==> flow/design.v <==
module AND_gate (
    input a, b,
    output y
);
    assign y = a & b;
endmodule
module AND3_gate (
    input a, b, c,
    output y
);
    assign y = a & b & c;
endmodule
module AND4_gate (
    input a, b, c, d,
    output y
);
    assign y = a & b & c & d;
endmodule
module AND5_gate (
    input a, b, c, d, e,
    output y
);
    assign y = a & b & c & d & e;
endmodule
module cla(
    input [3:0] A, B,
    input Cin,
    output [3:0] S,
    output [4:0] C
);
    wire [3:0] G, P;
    AND_gate and0 (.a(A[0]), .b(B[0]), .y(G[0]));
    AND_gate and1 (.a(A[1]), .b(B[1]), .y(G[1]));
    AND_gate and2 (.a(A[2]), .b(B[2]), .y(G[2]));
    AND_gate and3 (.a(A[3]), .b(B[3]), .y(G[3]));
    XOR_GATE xor0 (.a(A[0]), .b(B[0]), .y(P[0]));
    XOR_GATE xor1 (.a(A[1]), .b(B[1]), .y(P[1]));
    XOR_GATE xor2 (.a(A[2]), .b(B[2]), .y(P[2]));
    XOR_GATE xor3 (.a(A[3]), .b(B[3]), .y(P[3]));
    assign C[0] = Cin;
    wire P0C0, P1G0, P1P0C0, P2G1, P2P1G0, P2P1P0C0, P3G2, P3P2G1, P3P2P1G0, P3P2P1P0C0;
    AND_gate and4 (.a(P[0]), .b(C[0]), .y(P0C0));
    OR_gate or0 (.a(G[0]), .b(P0C0), .y(C[1]));
    AND_gate and5 (.a(P[1]), .b(G[0]), .y(P1G0));
    AND3_gate and6 (.a(P[1]), .b(P[0]), .c(C[0]), .y(P1P0C0));
    OR3_gate or1 (.a(G[1]), .b(P1G0), .c(P1P0C0), .y(C[2]));
    AND_gate and7 (.a(P[2]), .b(G[1]), .y(P2G1));
    AND3_gate and8 (.a(P[2]), .b(P[1]), .c(G[0]), .y(P2P1G0));
    AND4_gate and9 (.a(P[2]), .b(P[1]), .c(P[0]), .d(C[0]), .y(P2P1P0C0));
    OR4_gate or2 (.a(G[2]), .b(P2G1), .c(P2P1G0), .d(P2P1P0C0), .y(C[3]));
    AND_gate and10 (.a(P[3]), .b(G[2]), .y(P3G2));
    AND3_gate and11 (.a(P[3]), .b(P[2]), .c(G[1]), .y(P3P2G1));
    AND4_gate and12 (.a(P[3]), .b(P[2]), .c(P[1]), .d(G[0]), .y(P3P2P1G0));
    AND5_gate and13 (.a(P[3]), .b(P[2]), .c(P[1]), .d(P[0]), .e(C[0]), .y(P3P2P1P0C0));
    OR5_gate or3 (.a(G[3]), .b(P3G2), .c(P3P2G1), .d(P3P2P1G0), .e(P3P2P1P0C0), .y(C[4]));
    XOR_GATE sum0 (.a(P[0]), .b(C[0]), .y(S[0]));
    XOR_GATE sum1 (.a(P[1]), .b(C[1]), .y(S[1]));
    XOR_GATE sum2 (.a(P[2]), .b(C[2]), .y(S[2]));
    XOR_GATE sum3 (.a(P[3]), .b(C[3]), .y(S[3]));
endmodule
module dff(
    input clk,
    input d,
    output reg q
);
    always @(posedge clk) begin
        q <= d;
    end
endmodule
module fullcircuitwithdff(
    input clk,
    input [3:0] A_in,
    input [3:0] B_in,
    input Cin,
    output [3:0] S_out,
    output C4_out
);
    wire [3:0] A, B, S;
    wire [4:0] C;
    dff dff_A0 (.clk(clk), .d(A_in[0]), .q(A[0]));
    dff dff_A1 (.clk(clk), .d(A_in[1]), .q(A[1]));
    dff dff_A2 (.clk(clk), .d(A_in[2]), .q(A[2]));
    dff dff_A3 (.clk(clk), .d(A_in[3]), .q(A[3]));
    dff dff_B0 (.clk(clk), .d(B_in[0]), .q(B[0]));
    dff dff_B1 (.clk(clk), .d(B_in[1]), .q(B[1]));
    dff dff_B2 (.clk(clk), .d(B_in[2]), .q(B[2]));
    dff dff_B3 (.clk(clk), .d(B_in[3]), .q(B[3]));
    cla cla_inst (
        .A(A),
        .B(B),
        .Cin(Cin),
        .S(S),
        .C(C)
    );
    dff dff_S0 (.clk(clk), .d(S[0]), .q(S_out[0]));
    dff dff_S1 (.clk(clk), .d(S[1]), .q(S_out[1]));
    dff dff_S2 (.clk(clk), .d(S[2]), .q(S_out[2]));
    dff dff_S3 (.clk(clk), .d(S[3]), .q(S_out[3]));
    dff dff_C4 (.clk(clk), .d(C[4]), .q(C4_out));
endmodule
module OR_gate (
    input a, b,
    output y
);
    assign y = a | b;
endmodule
module OR3_gate (
    input a, b, c,
    output y
);
    assign y = a | b | c;
endmodule
module OR4_gate (
    input a, b, c, d,
    output y
);
    assign y = a | b | c | d;
endmodule
module OR5_gate (
    input a, b, c, d, e,
    output y
);
    assign y = a | b | c | d | e;
endmodule
module XOR_GATE (
    input a, b,
    output y
);
    assign y = a ^ b;
endmodule
* Step by step through the tools: fullcircuitwithdff
What the tools print for fullcircuitwithdff, step after step.
Line numbers count from 1 in the design file above.
Library cell names are shortened.
The mark -- stands for no value.
- Top module :: fullcircuitwithdff
- Clock input :: clk
- Library :: sky130hd
- Timing corner :: tt_025C_1v80

* After elaboration
Yosys after proc, flatten, opt, wreduce and memory -nomap, before mapping. Enables and synchronous resets that opt folds into registers are not counted as muxes. Memory bits, and registers merged into a memory's read port (data or address), are not among the register bits. Print and check cells are not counted. Equal cells are merged and count once.
- Bits in registers :: 13
- Input bits :: 10
- Output and inout port bits :: 5
- Cells after elaboration :: 51
- Bitwise logic cells :: 38
** Operators with widths (count)
- 1-bit AND :: 20
- 1-bit OR :: 10
- 1-bit XOR :: 8

* Longest topological paths
Yosys ltp: most cells in a row. Word level: on the elaborated netlist, between registers, memories and ports. Mapped: between sequential cells and ports; inverters and the memories' decode and read muxes count.
- Word-level depth :: 6
- ABC_AREA :: 0
- Mapped depth :: 4
- Mapped depth without buffers :: 4

* Mapped cells and area
Yosys stat after the flow's synthesis: flattened, memories mapped to cells. It holds for the ABC_AREA given above (unset counts as 0); a run with the other value may have another netlist.
Totals and module areas in this step are rounded.
- Cell count :: 37
- Synthesis area :: 463 µm²
- Sequential part of the area :: 260 µm²
- Flip-flop cells :: 13
- Buffers :: 4
** Cells by type
- dfxtp_1 :: count 13, total area 260.25 µm²
- ha_1 :: count 5, total area 62.56 µm²
- buf_4 :: count 4, total area 30.029 µm²
- fa_1 :: count 1, total area 20.019 µm²
- xnor2_1 :: count 2, total area 17.517 µm²
- a21o_1 :: count 2, total area 15.014 µm²
- inv_1 :: count 4, total area 15.014 µm²
- a21oi_1 :: count 2, total area 10.01 µm²
- a21oi_2 :: count 1, total area 8.758 µm²
- o21ai_2 :: count 1, total area 8.758 µm²
- xor2_1 :: count 1, total area 8.758 µm²
- nand2_2 :: count 1, total area 6.256 µm²
By module: a second synthesis without flattening, with its own total; a netlist apart from the flattened one above.
- Cells (unflattened synthesis) :: 44
- Area (unflattened synthesis) :: 469 µm²
Each row is one instance without its submodules.
** By module
- dff :: instances 13, cells 1, area 20.0 µm², seq. area 20.0 µm²
- XOR_GATE :: instances 8, cells 1, area 8.8 µm², seq. area 0.0 µm²
- AND_gate :: instances 8, cells 1, area 6.3 µm², seq. area 0.0 µm²
- AND3_gate :: instances 3, cells 1, area 6.3 µm², seq. area 0.0 µm²
- AND4_gate :: instances 2, cells 1, area 8.8 µm², seq. area 0.0 µm²
- AND5_gate :: instances 1, cells 3, area 12.5 µm², seq. area 0.0 µm²
- OR5_gate :: instances 1, cells 3, area 12.5 µm², seq. area 0.0 µm²
- OR4_gate :: instances 1, cells 1, area 7.5 µm², seq. area 0.0 µm²
- cla :: instances 1, cells 1, area 7.5 µm², seq. area 0.0 µm²
- OR3_gate :: instances 1, cells 1, area 6.3 µm², seq. area 0.0 µm²
- OR_gate :: instances 1, cells 1, area 6.3 µm², seq. area 0.0 µm²
- fullcircuitwithdff :: instances 1, cells 0, area 0.0 µm², seq. area 0.0 µm²

* Path before layout
OpenSTA on the mapped netlist: ideal clock, no wires. The path of least setup slack (recovery checks aside). Input and output delay are each 20% of the period. Register names are those of the netlist, which keeps one name where synthesis merged equal registers.
- Path type :: input port to flip-flop
- Start :: input Cin
- End :: register dff_S1.q
- Period :: 2330 ps
- Input delay :: 466 ps
- Setup time :: 120 ps
- Launch time at the first pin :: 466 ps
- Arrival time :: 1043 ps
- Data required time :: 2210 ps
- Path slack :: 1167 ps
- Delay of the path :: 697 ps
- Driving pins on the path :: 3
- Path buffers :: 0
- Synthesis period reached :: 1163 ps
"delay of the path" is the arrival time less input delay plus setup time.
"driving pins on the path" counts driving pins, that of a launching flip-flop among them; a cell with two outputs on the path counts twice.
"synthesis period reached" is the clock period less the worst setup slack; recovery checks do not enter. This is arithmetic on one report: input and output delays are still those of the set period (20% each).
Between the ends stands the longest chain of elaborated cells between them, by number of cells; it is not shown to be the way that was timed. Of several equally long chains one is given.
A line is the first line of the expression or statement that the cell stems from. Yosys adds cells for indexed reads and writes and turns some case tables into memories.
- Cells stage by stage :: inv_1 fa_1 xnor2_1
- Length of the longest elaborated chain :: 3
- Elaborated cells on any way between the ends :: 3
- Source lines of those cells :: 3
- Those cells by class :: logic: 3
** Ends and longest elaborated chain, after synthesis
- from (decl) :: RTL line 74 : input Cin,
- 1-bit AND :: RTL line 5 : assign y = a & b;
- 1-bit OR :: RTL line 105 : assign y = a | b;
- 1-bit XOR :: RTL line 129 : assign y = a ^ b;
- to (assign) :: RTL line 67 : q <= d;
- to (decl) :: RTL line 64 : output reg q

* Worst path after layout
Path of least setup slack in the final report of entry A (OpenROAD, finished layout, wires in). Where an end is a register, its clock arrival counts in the times.
The report prints the path's times to 10 ps; the period is as set.
- Path type :: flip-flop to flip-flop
- Start :: register dff_A0.q
- End :: register dff_C4.q
- Period :: 1380 ps
- Setup time :: 100 ps
- Launch time at the first pin :: 270 ps
- Arrival time :: 1390 ps
- Data required time :: 1550 ps
- Path slack :: 160 ps
- Driving pins on the path :: 5
- Path buffers :: 0
Between the ends stands the longest chain of elaborated cells between them, by number of cells; it is not shown to be the way that was timed. Of several equally long chains one is given.
- Cells stage by stage :: dfxtp_1 ha_1 a21oi_1 o21ai_2 a21o_1
- Length of the longest elaborated chain :: 4
- Elaborated cells on any way between the ends :: 7
- Source lines of those cells :: 5
- Those cells by class :: logic: 7
** Ends and longest elaborated chain, post-layout
- from (decl) :: RTL line 64 : output reg q
- from (assign) :: RTL line 67 : q <= d;
- 1-bit AND :: RTL line 5 : assign y = a & b;
- 1-bit AND :: RTL line 17 : assign y = a & b & c & d;
- 1-bit OR (2 in a row) :: RTL line 123 : assign y = a | b | c | d | e;
- to (assign) :: RTL line 67
- to (decl) :: RTL line 64

## Implementation results

fullcircuitwithdff through Yosys and OpenROAD on sky130hd: 2 stored runs, unordered, with their settings and measured results. The constraints put input and output delay at 20% of the set period each and load the outputs with 0.01 pF.
"achieved period": clock period set for the run, less the worst setup slack. It is reckoned from that one timing run; input and output delays stay at 20% of the period that was set.
By "time used up by the worst setup path" is meant the share of the clock period that the worst setup path is allowed (20% is reserved at inputs, 20% at outputs), minus its slack. Clock arrival times at its registers enter into it.
"total power after layout" is the tool's figure for a default switching activity; nothing was simulated.
"time used up by the worst setup path" is known to 10 ps.
Measured values are rounded.

* Entry A
** Files
==> flow/run.sh <==
#!/bin/bash
# the make line also repeats the synthesis and layout settings of config.mk as NAME=value (left out here)
make -C /OpenROAD-flow-scripts/flow DESIGN_CONFIG=/design/flow/config.mk WORK_HOME=/design/flow/orfs CLKGATE_MAP_FILE= finish
==> flow/config.mk <==
export PLATFORM = sky130hd
export DESIGN_NAME = fullcircuitwithdff
export DESIGN_NICKNAME = fullcircuitwithdff
export VERILOG_FILES = /design/flow/design.v
export SDC_FILE = /design/flow/constraint.sdc
export NUM_CORES = 4
export LEC_CHECK = 0
export CAP_MARGIN = 20
export CORE_MARGIN = 2
export CORE_UTILIZATION = 38
export SLEW_MARGIN = 20
==> flow/constraint.sdc <==
create_clock -name core_clock -period 1.38 [get_ports {clk}]
set_input_delay 0.2760 -clock core_clock [delete_from_list [all_inputs] [get_ports {clk}]]
set_output_delay 0.2760 -clock core_clock [all_outputs]
set_load 0.01 [all_outputs]
** Results
- Synthesis area :: 463 µm²
- Full die area :: 1510 µm²
- Standard-cell area of the final layout :: 618 µm²
- Utilization of the finished layout :: 0.549
- Smallest setup slack :: 155 ps
- Post-route setup TNS :: 0 ps
- Final worst hold slack :: 441 ps
- Total power after layout :: 783 uW
- Achieved period :: 1225 ps
- Time used up by the worst setup path :: 1220 ps
- Class of the worst setup path :: flip-flop to flip-flop

* Entry B
** Files
==> flow/run.sh <==
#!/bin/bash
# the make line also repeats the synthesis and layout settings of config.mk as NAME=value (left out here)
make -C /OpenROAD-flow-scripts/flow DESIGN_CONFIG=/design/flow/config.mk WORK_HOME=/design/flow/orfs CLKGATE_MAP_FILE= finish
==> flow/config.mk <==
export PLATFORM = sky130hd
export DESIGN_NAME = fullcircuitwithdff
export DESIGN_NICKNAME = fullcircuitwithdff
export VERILOG_FILES = /design/flow/design.v
export SDC_FILE = /design/flow/constraint.sdc
export NUM_CORES = 4
export LEC_CHECK = 0
export CAP_MARGIN = 20
export CELL_PAD_IN_SITES_DETAIL_PLACEMENT = 2
export CORE_MARGIN = 2
export CORE_UTILIZATION = 46
export CTS_CLUSTER_DIAMETER = 136
export CTS_CLUSTER_SIZE = 29
export MIN_ROUTING_LAYER = met1
export PLACE_DENSITY_LB_ADDON = 0.29
export SETUP_SLACK_MARGIN = 0.51
export SLEW_MARGIN = 5
==> flow/constraint.sdc <==
create_clock -name core_clock -period 1.89 [get_ports {clk}]
set_input_delay 0.3780 -clock core_clock [delete_from_list [all_inputs] [get_ports {clk}]]
set_output_delay 0.3780 -clock core_clock [all_outputs]
set_load 0.01 [all_outputs]
** Results
Unfinished; error DPL-0033 in placement.
